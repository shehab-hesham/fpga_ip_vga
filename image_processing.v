==> flow/design.v <==
module IMAGE_PROCESSING #(
	parameter add_to = 100,
	parameter subtract_from = 100,
	parameter threshold = 127
)(
	input wire clock,
	input wire neg_reset,
	input wire [9:0] IP_decision_switches,
	input wire [7:0] RED_values,
	input wire [7:0] GREEN_values,
	input wire [7:0] BLUE_values,
	output wire [7:0] RED_values_OUT,
	output wire [7:0] GREEN_values_OUT,
	output wire [7:0] BLUE_values_OUT,
	output wire [2:0] relative_pixel_address
);
	reg [7:0] RED;
	reg [7:0] GREEN;
	reg [7:0] BLUE;
	reg [2:0] work_address;  
	assign relative_pixel_address = work_address;
	assign RED_values_OUT = RED;
	assign GREEN_values_OUT = GREEN;
	assign BLUE_values_OUT = BLUE;
	initial begin
		RED = 0;
		GREEN = 0;
		BLUE = 0;
		work_address = 0;
	end
	always @(posedge clock) begin
		if (~neg_reset) begin
			RED <= 0;
			GREEN <= 0;
			BLUE <= 0;
			work_address <= 0;
		end
		else begin
			case (IP_decision_switches)
				10'b0000000000: begin
					RED <= RED_values;
					GREEN <= GREEN_values;
					BLUE <= BLUE_values;
				end
				10'b0000000001: begin
					RED <= (RED_values + add_to > 255) ? 255 : RED_values + add_to; 
					GREEN <= (GREEN_values + add_to > 255) ? 255 : RED_values + add_to; 
					BLUE <= (BLUE_values + add_to > 255) ? 255 : RED_values + add_to; 
				end
				10'b0000000010: begin
					RED <= (RED_values < subtract_from ) ? 0 : RED_values - subtract_from; 
					GREEN <= (GREEN_values < subtract_from ) ? 0 : GREEN_values - subtract_from; 
					BLUE <= (BLUE_values < subtract_from ) ? 0 : BLUE_values - subtract_from; 
				end
				10'b0000000011: begin
					RED <= (RED_values >= threshold) ? 255 : 0;
					GREEN <= (GREEN_values >= threshold) ? 255 : 0;
					BLUE <= (BLUE_values >= threshold) ? 255 : 0;
				end
				10'b0000000100: begin
					RED <= 255 - RED_values;
					GREEN <= 255 - GREEN_values;
					BLUE <= 255 - BLUE_values;
				end
				default: begin
					RED <= RED_values;
					GREEN <= GREEN_values;
					BLUE <= BLUE_values;
				end
			endcase
			work_address <= work_address + 1;
		end
	end
endmodule
# From RTL to reports: IMAGE_PROCESSING
# Tool output for the design above, in the order of the flow.
# Line numbers count from 1 in the design file above.
# Operators: Yosys type, input widths -> output width; for muxes data width and select width s.
# Library cell names are shortened.
# The mark -- stands for no value.
dict set report setup {
  design {IMAGE_PROCESSING}
  clock {clock}
  cell_library {sky130hd}
  corner {tt_025C_1v80}
}

# Elaborated design
# Yosys after proc, flatten, opt, wreduce and memory -nomap, before mapping. Enables and synchronous resets that opt folds into registers are not counted as muxes. Memory bits, and registers merged into a memory's read port (data or address), are not among the register bits. Print and check cells are not counted. Equal cells are merged and count once.
dict set report op_classes {
  add_sub_neg 10
  n_mul 0
  n_div 0
  cmp 9
  equal 4
  shifts 0
  mux 12
  n_logic 0
  reduce_logical 0
}
# operator n
set op_table {}
lappend op_table {{$pmux 8 s4} 3}
lappend op_table {{$mux 8} 9}
lappend op_table {{$add 8x7->9 const B} 3}
lappend op_table {{$gt 9x8->1 const B} 3}
lappend op_table {{$sub 8x7->8 const B} 3}
lappend op_table {{$ge 8x7->1 const B} 3}
lappend op_table {{$lt 8x7->1 const B} 3}
lappend op_table {{$sub 8x8->8 const A} 3}
lappend op_table {{$eq 10x2->1 const B} 2}
lappend op_table {{$eq 10x1->1 const B} 1}
lappend op_table {{$eq 10x3->1 const B} 1}
lappend op_table {{$add 3x1->3 const B} 1}
dict set report word_totals {
  reg_bits 27
  latchBits 0
  ramBits 0
  romBits 0
  clocked_rd_ports_x_width 0
  memories 0
  in_bits 36
  out_inout_bits 27
  word_cells 39
}

# Depth
# Depth = most cells in a row (Yosys ltp): at word level without a register or memory, in the mapped netlist without a sequential cell, where the memories' decode and read muxes count.
dict set report logic_depth {
  ltp_word 4
  ABC_AREA 0
  mapped_depth 7
  ltp_nobuf 7
}

# Synthesis result
# Source: synth_stat.txt of the flow (Yosys; design flattened, memories mapped). It holds for the ABC_AREA given above (unset counts as 0); a run with the other value may have another netlist.
# cell_type n type_area_um2
set types {}
lappend types {dfxtp_1 27 540.518}
lappend types {o21ai_0 26 130.125}
lappend types {a31oi_1 20 125.12}
lappend types {ha_1 10 125.12}
lappend types {nand2_1 19 71.318}
lappend types {nor2_1 19 71.318}
lappend types {a21oi_1 12 60.058}
lappend types {nor3_1 12 60.058}
lappend types {clkbuf_1 13 48.797}
lappend types {inv_1 12 45.043}
lappend types {nor4_4 2 42.541}
lappend types {nand3_1 8 40.038}
lappend types {o31ai_1 5 37.536}
lappend types {xnor2_1 4 35.034}
lappend types {nand2b_1 5 31.28}
lappend types {nand4_1 5 31.28}
lappend types {nor3b_1 4 30.029}
lappend types {o21a_1 4 30.029}
# Not listed: further types 40, cells in them 66.
dict set report synth_totals {
  cell_count 273
  area_um2 2107.0
  sequential_area_um2 540.5
  ff_cells 27
  buf_cells 17
}

# Path before layout
# Path of least setup slack by OpenSTA after synthesis, without wires, with an ideal clock, recovery checks aside; 20% of the period is set as input and as output delay. Where synthesis merged equal registers, the netlist keeps one of their names.
dict set report synth_path {
  path_type {input port to flip-flop}
  startpoint {in RED_values[2]}
  endpoint {reg RED[3]}
  tclk_ns 2.36
  input_delay_ns 0.472
  setup_time_ns 0.074
  t_first_pin_ns 0.472
  arrival_ns 1.987
  t_required_ns 2.286
  setup_slack_ns 0.299
  delay_ns 1.589
  stages 7
  n_path_buf 0
  period_less_setup_slack_ns 2.061
}
# "delay_ns" = arrival - input delay + setup time.
# "stages" counts driving pins, that of a launching flip-flop among them; a cell with two outputs on the path counts twice.
# "period_less_setup_slack_ns" is the clock period less the worst setup slack; recovery checks do not enter. This is arithmetic on one report: input and output delays are still those of the set period (20% each).
# The rows between start and end are the longest chain of elaborated cells between them; the timing report does not say that the signal goes this way. Where chains are equally long, one stands for them.
# A line is the first line of the expression or statement that the cell stems from. Yosys adds cells for indexed reads and writes and turns some case tables into memories.
# At most two assigning lines are given for a register; there are more.
dict set report synth_between {
  path_cell_list {inv_1 > ha_1 > o21ai_0 > or4_1 > a311o_1 > and3_1 > a31oi_1}
  elab_chain_cells 4
  cells_between 10
  cone_classes {add/sub: 3; compare: 3; mux: 4}
}
# item line_no
set synth_lines {}
lappend synth_lines {{from (decl)} 9} ;# input wire [7:0] RED_values,
lappend synth_lines {{$add 8x7->9} 46} ;# RED <= (RED_values + add_to > 255) ? 255 : RED_values + add_to;
lappend synth_lines {{$gt 9x8->1} 46}
lappend synth_lines {{$mux 8} 46}
lappend synth_lines {{$pmux 8 s4} 39} ;# case (IP_decision_switches)
lappend synth_lines {{to (assign)} 41} ;# RED <= RED_values;
lappend synth_lines {{to (assign)} 46}
lappend synth_lines {{to (decl)} 17} ;# reg [7:0] RED;

# Worst path after layout
# Path of least setup slack in the final report of run 2 (OpenROAD, finished layout, wires in). Where an end is a register, its clock arrival counts in the times.
dict set report layout_path {
  path_type {input port to flip-flop}
  startpoint {in RED_values[2]}
  endpoint {reg RED[3]}
  tclk_ns 3.11
  input_delay_ns 0.62
  setup_time_ns 0.07
  t_first_pin_ns 0.62
  arrival_ns 2.92
  t_required_ns 3.31
  setup_slack_ns 0.39
  stages 8
  n_path_buf 1
}
# The rows between start and end are the longest chain of elaborated cells between them; the timing report does not say that the signal goes this way. Where chains are equally long, one stands for them.
# At most two assigning lines are given for a register; there are more.
dict set report layout_between {
  path_cell_list {clkdlybuf4s50_1 > inv_1 > ha_1 > o21ai_0 > or4_1 > a311o_1 > and3_1 > a31oi_1}
  elab_chain_cells 4
  cells_between 10
  cone_classes {add/sub: 3; compare: 3; mux: 4}
}
# item line_no
set layout_lines {}
lappend layout_lines {{from (decl)} 9} ;# input wire [7:0] RED_values,
lappend layout_lines {{$add 8x7->9} 46} ;# RED <= (RED_values + add_to > 255) ? 255 : RED_values + add_to;
lappend layout_lines {{$gt 9x8->1} 46}
lappend layout_lines {{$mux 8} 46}
lappend layout_lines {{$pmux 8 s4} 39} ;# case (IP_decision_switches)
lappend layout_lines {{to (assign)} 41} ;# RED <= RED_values;
lappend layout_lines {{to (assign)} 46}
lappend layout_lines {{to (decl)} 17} ;# reg [7:0] RED;

==> runs of IMAGE_PROCESSING <==
Flow measurements of IMAGE_PROCESSING on sky130hd: 2 stored runs with different settings, listed in no order. Input and output delays are each 20% of the period that was set; the output load is 0.01 pF.
"period_reached_ns" is the run's clock period less its worst setup slack. It is reckoned from that one timing run; input and output delays stay at 20% of the period that was set.
"worst_path_allowed_less_slack_ns" = time allowed to the worst setup path (clock period - input delay - output delay, where it has them) - its slack; a late launch clock adds to it, a late capture clock takes from it.
By "total_power_uw" is meant OpenSTA's value without simulated activity: inputs other than the clock are taken to toggle once in ten clock periods, and the tool carries that through the logic.

[flow] run 1: files
==> flow/run.sh <==
#!/bin/bash
# the make line also repeats the synthesis and layout settings of config.mk as NAME=value (left out here)
make -C /OpenROAD-flow-scripts/flow DESIGN_CONFIG=/design/flow/config.mk WORK_HOME=/design/flow/orfs CLKGATE_MAP_FILE= finish
==> flow/config.mk <==
export PLATFORM = sky130hd
export DESIGN_NAME = IMAGE_PROCESSING
export DESIGN_NICKNAME = IMAGE_PROCESSING
export VERILOG_FILES = /design/flow/design.v
export SDC_FILE = /design/flow/constraint.sdc
export NUM_CORES = 4
export LEC_CHECK = 0
export ABC_AREA = 0
export CAP_MARGIN = 25
export CELL_PAD_IN_SITES_DETAIL_PLACEMENT = 2
export CELL_PAD_IN_SITES_GLOBAL_PLACEMENT = 1
export CORE_ASPECT_RATIO = 1.89
export CORE_MARGIN = 2
export CORE_UTILIZATION = 41
export HOLD_SLACK_MARGIN = 0.19
export MAX_ROUTING_LAYER = met4
export PLACE_DENSITY_LB_ADDON = 0.07
export SLEW_MARGIN = 20
==> flow/constraint.sdc <==
create_clock -name core_clock -period 3.47 [get_ports {clock}]
set_input_delay 0.6940 -clock core_clock [delete_from_list [all_inputs] [get_ports {clock}]]
set_output_delay 0.6940 -clock core_clock [all_outputs]
set_load 0.01 [all_outputs]

[flow] run 1: not finished: placement ended with error DPL-0033

[flow] run 2: files
==> flow/run.sh <==
#!/bin/bash
# the make line also repeats the synthesis and layout settings of config.mk as NAME=value (left out here)
make -C /OpenROAD-flow-scripts/flow DESIGN_CONFIG=/design/flow/config.mk WORK_HOME=/design/flow/orfs CLKGATE_MAP_FILE= finish
==> flow/config.mk <==
export PLATFORM = sky130hd
export DESIGN_NAME = IMAGE_PROCESSING
export DESIGN_NICKNAME = IMAGE_PROCESSING
export VERILOG_FILES = /design/flow/design.v
export SDC_FILE = /design/flow/constraint.sdc
export NUM_CORES = 4
export LEC_CHECK = 0
export CAP_MARGIN = 20
export CORE_MARGIN = 2
export CORE_UTILIZATION = 40
export SLEW_MARGIN = 20
==> flow/constraint.sdc <==
create_clock -name core_clock -period 3.11 [get_ports {clock}]
set_input_delay 0.6220 -clock core_clock [delete_from_list [all_inputs] [get_ports {clock}]]
set_output_delay 0.6220 -clock core_clock [all_outputs]
set_load 0.01 [all_outputs]

[flow] run 2: metrics
[metrics] final_stdcell_area_um2 = 2876.5
[metrics] yosys.chip_area_um2 = 2107.0
[metrics] timing.setup.ws_ns = 0.385
[metrics] die_area_um2 = 5863.7
[metrics] worst_path_allowed_less_slack_ns = 2.10
[metrics] critical_path_kind = input port to flip-flop
[metrics] fin_util_frac = 0.563
[metrics] period_reached_ns = 2.725
[metrics] total_power_uw = 810.4
